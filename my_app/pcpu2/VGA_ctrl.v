==> flow/design.v <==
`timescale 1ns / 1ps
module VGA_ctrl(
	input clk,
	input rst,
	output hs,
	output vs,
	output [3:0] red,
	output [3:0] green,
	output [3:0] blue,
	input [31:0] color,
	output reg[13:0] addrb
    );
	 wire[9:0]x_ptr;
	 wire[9:0]y_ptr;
	 wire valid;
   reg [9:0] cnt_x;
	reg [9:0] cnt_y;
	reg  judge;
	always @*begin 
	     if(color == 32'hffff0000)
		  judge <= 1;
	end
	always  @* begin
	     if(judge == 0)
		  addrb <= valid ? (14'd2048 + {1'b0,y_ptr[9:3], 6'b0} + {3'b0, y_ptr[9:3], 4'b0} + {7'b0, x_ptr[9:3]}) : 14'b0;
		  else 
		  addrb <= valid ? (14'd6848 + {1'b0,y_ptr[9:3], 6'b0} + {3'b0, y_ptr[9:3], 4'b0} + {7'b0, x_ptr[9:3]}) : 14'b0;
	end
	always @(posedge clk) begin
		if (rst) cnt_x <= 0; 
		else if (cnt_x == 10'd799) cnt_x <= 0;
		else cnt_x <= cnt_x + 1;
	end
	always @(posedge clk) begin
		if (rst) cnt_y <= 0;
		else if(cnt_x == 10'd799) begin
			if (cnt_y == 10'd524) cnt_y <= 0;
			else cnt_y <= cnt_y+1;
		end
	end
	assign hs = !((cnt_x >= 0) && (cnt_x < 96));
	assign vs = !((cnt_y >= 0) && (cnt_y < 2));
	assign valid = (cnt_x >= 96+40+8) && (cnt_x < 96+40+8+640) && (cnt_y >= 2+25+8) && (cnt_y < 2+25+8+480);
	assign red = valid ? color[11:8] : 0;
	assign green = valid ? color[7:4] : 0;
	assign blue = valid ? color[3:0] : 0;
	assign x_ptr = cnt_x - (96+40+8);
	assign y_ptr = cnt_y - (2+25+8);
endmodule
* Step by step through the tools: VGA_ctrl *
The steps from the RTL of VGA_ctrl to its reports follow in flow order.
Line numbers count from 1 in the design file above.
Library cell names are shortened.
Not given: -

design
  top module = VGA_ctrl
  clock = clk
  standard-cell library = sky130hd
  corner = tt_025C_1v80

* Elaborated design *
Counts by Yosys on the flattened word-level netlist (proc, flatten, opt, wreduce; memories kept). Register bits leave out memories and registers merged into their read ports (data or address); mux counts leave out enables and synchronous resets folded into registers. Print and check cells are left out. Cells with the same type and inputs are merged into one.

operators by class
  add/subtract/negate cells = 7
  magnitude comparators = 8
  equality and inequality tests = 2
  muxes and demuxes = 5
  reductions and logical operators = 8

operators with widths
  kind                                                                           number
  10-bit by 1-bit adder with 10-bit output with constant B                       2
  10-bit by 1-bit greater-or-equal comparator with 1-bit output with constant B  2
  10-bit < comparator with constant B                                            2
  10-bit equality test with constant B                                           2
  13-bit by 13-bit adder with 14-bit output with constant A                      1
  14-bit by 11-bit adder with 14-bit output                                      1
  14-bit by 7-bit adder with 14-bit output                                       1
  14-bit two-way mux                                                             1
  4-bit two-way mux                                                              3
  10-bit by 2-bit < comparator with 1-bit output with constant B                 1
  10-bit by 6-bit subtractor with 10-bit output with constant B                  1
  10-bit by 6-bit greater-or-equal comparator with 1-bit output with constant B  1
  10-bit by 7-bit < comparator with 1-bit output with constant B                 1
  10-bit by 8-bit subtractor with 10-bit output with constant B                  1
  10-bit by 8-bit greater-or-equal comparator with 1-bit output with constant B  1
  10-bit two-way mux                                                             1
  1-bit logical AND                                                              5
  1-bit logical NOT                                                              2
  2-bit OR reduction                                                             1

bit counts
  register bits after elaboration = 20
  output and inout port bits = 28
  word-level cells = 32

* Depth *
Yosys ltp: most cells in a row. Word level: on the elaborated netlist, between registers, memories and ports. Mapped: between sequential cells and ports; inverters and the memories' decode and read muxes count.

logic depth
  word-level depth = 5
  ABC_AREA = 0
  gate-level depth with buffers = 16
  gate-level depth less buffers = 16

* Synthesis result *
Source: synth_stat.txt of the flow (Yosys; design flattened, memories mapped). It holds for the ABC_AREA given above (unset counts as 0); a run with the other value may have another netlist.

mapped netlist
  area of sequential cells = 400.4 um^2
  flip-flops = 20
  cell area after synthesis = 2013.2 um^2
  mapped cells = 253

cell types
  type      number  total area (um^2)
  dfxtp_1   20      400.384
  ha_1      25      312.8
  xnor2_1   16      140.134
  nor2_1    33      123.869
  xor2_1    14      122.618
  and2_1    19      118.864
  inv_1     19      71.318
  a21oi_1   12      60.058
  nand2_1   12      45.043
  nand4_1   7       43.792
  fa_1      2       40.038
  buf_2     7       35.034
  nand3_1   7       35.034
  o41ai_4   1       27.526
  and3_1    4       25.024
  nand2b_1  4       25.024
  nor3_1    5       25.024
  or4_4     2       22.522

Not listed: further types 29, cells in them 44.

* Worst setup path after synthesis *
Path of least setup slack by OpenSTA after synthesis, without wires, with an ideal clock, recovery checks aside; 20% of the period is set as input and as output delay. Where synthesis merged equal registers, the netlist keeps one of their names.

path post-synthesis
  path type = reg2out
  start point = register cnt_y[1]
  end point = output port addrb[12]
  launch time at the first pin = 0.000 ns
  period = 4.18 ns
  stages = 15
  setup slack = -0.007 ns
  arrival time = 3.351 ns
  path delay = 3.351 ns
  period reached after synthesis = 4.187 ns

"path delay" = arrival - input delay + setup time.
A path that ends at an output port has no setup time.
"stages": output pins that drive a net of the path, with the launching flip-flop's if there is one; two outputs of one cell count as two.
"period reached after synthesis" is the clock period less the worst setup slack; recovery checks do not enter. This is arithmetic on one report: input and output delays are still those of the set period (20% each).
The rows between start and end are the longest chain of elaborated cells between them; the timing report does not say that the signal goes this way. Where chains are equally long, one stands for them.
A line is the first line of the expression or statement that the cell stems from. Yosys adds cells for indexed reads and writes and turns some case tables into memories.
A register here has more assigning lines than the two given.

between the ends, post-synthesis
  cells stage by stage = dfxtp_1 > clkbuf_1 > a2111oi_1 > nor2_1 > nor2_1 > xnor2_1 > inv_1 > ha_1 > ha_1 > ha_1 > a21o_1 > a21oi_1 > nand2b_1 > or3b_2 > a31oi_1
  length of the longest elaborated chain = 5

RTL lines, path post-synthesis
  what                                           line  RTL
  from (decl)                                    17    reg [9:0] cnt_y;
  from (assign)                                  35    if (rst) cnt_y <= 0;
  from (assign)                                  38    else cnt_y <= cnt_y+1;
  10-bit by 6-bit subtractor with 10-bit output  48    assign y_ptr = cnt_y - (2+25+8);
  13-bit by 13-bit adder with 14-bit output      27    addrb <= valid ? (14'd6848 + {1'b0,y_ptr[9:3], 6'b0} + {3'b0, y_ptr[9:3], 4'b0} + {7'b0, x_ptr[9:3]}) : 14'b0;
  14-bit by 11-bit adder with 14-bit output      27
  14-bit by 7-bit adder with 14-bit output       27
  14-bit two-way mux                             27
  to (decl)                                      11    output reg[13:0] addrb

* Timing after layout *
Path of least setup slack in the final report of record 2 (OpenROAD, finished layout, wires in). Where an end is a register, its clock arrival counts in the times.

path after layout
  path type = reg2out
  start point = register cnt_y[0]
  end point = output port addrb[13]
  launch time at the first pin = 0.31 ns
  stages = 14
  arrival time = 3.84 ns
  period = 5.0 ns
  setup slack = 0.16 ns

The rows between start and end are the longest chain of elaborated cells between them; the timing report does not say that the signal goes this way. Where chains are equally long, one stands for them.
A register here has more assigning lines than the two given.

between the ends, after layout
  cells stage by stage = dfxtp_2 > ha_2 > o41ai_4 > xnor2_1 > ha_1 > inv_1 > ha_1 > ha_1 > a21o_1 > a21oi_2 > o31ai_1 > xnor2_1 > nor2_1 > clkdlybuf4s50_1
  length of the longest elaborated chain = 5

RTL lines, path after layout
  what                                           line  RTL
  from (decl)                                    17    reg [9:0] cnt_y;
  from (assign)                                  35    if (rst) cnt_y <= 0;
  from (assign)                                  38    else cnt_y <= cnt_y+1;
  10-bit by 6-bit subtractor with 10-bit output  48    assign y_ptr = cnt_y - (2+25+8);
  13-bit by 13-bit adder with 14-bit output      27    addrb <= valid ? (14'd6848 + {1'b0,y_ptr[9:3], 6'b0} + {3'b0, y_ptr[9:3], 4'b0} + {7'b0, x_ptr[9:3]}) : 14'b0;
  14-bit by 11-bit adder with 14-bit output      27
  14-bit by 7-bit adder with 14-bit output       27
  14-bit two-way mux                             27
  to (decl)                                      11    output reg[13:0] addrb

## Implementation results

Module VGA_ctrl, platform sky130hd: 2 stored runs of the flow (Yosys, OpenROAD) with differing settings, in no particular order. Input and output delays are each 20% of the period that was set; the output load is 0.01 pF.
By "time on the worst setup path" is meant the share of the clock period that the worst setup path is allowed (20% is reserved at inputs, 20% at outputs), minus its slack. Clock arrival times at its registers enter into it.
By "total power after layout" is meant OpenSTA's value without simulated activity: inputs other than the clock are taken to toggle once in ten clock periods, and the tool carries that through the logic.
A setting shown as -- is not set for that run.
Among the results, -- means that no value is shown for the run.

setting or result                        record 1  record 2
period_ns                                3.8       5.0
CORE_UTILIZATION                         53        60
SETUP_SLACK_MARGIN                       1.05      --
PLACE_DENSITY_LB_ADDON                   0.26      --
CORE_ASPECT_RATIO                        0.54      --
CORE_MARGIN                              3         2
CELL_PAD_IN_SITES_GLOBAL_PLACEMENT       0         --
ABC_AREA                                 0         --
GPL_TIMING_DRIVEN                        1         --
CAP_MARGIN                               20        20
SLEW_MARGIN                              20        20
overall die area (um^2)                  --        3834.7
total power after layout (µW)            --        277.5
post-synthesis cell area (um^2)          --        2013.2
standard-cell area after routing (um^2)  --        2568.7
setup slack of the critical path (ns)    --        0.164
time on the worst setup path (ns)        --        3.84
class of the worst setup path            --        reg2out
worst hold slack (ns)                    --        0.483

Record 1: not finished: clock tree synthesis ended with error DPL-0033
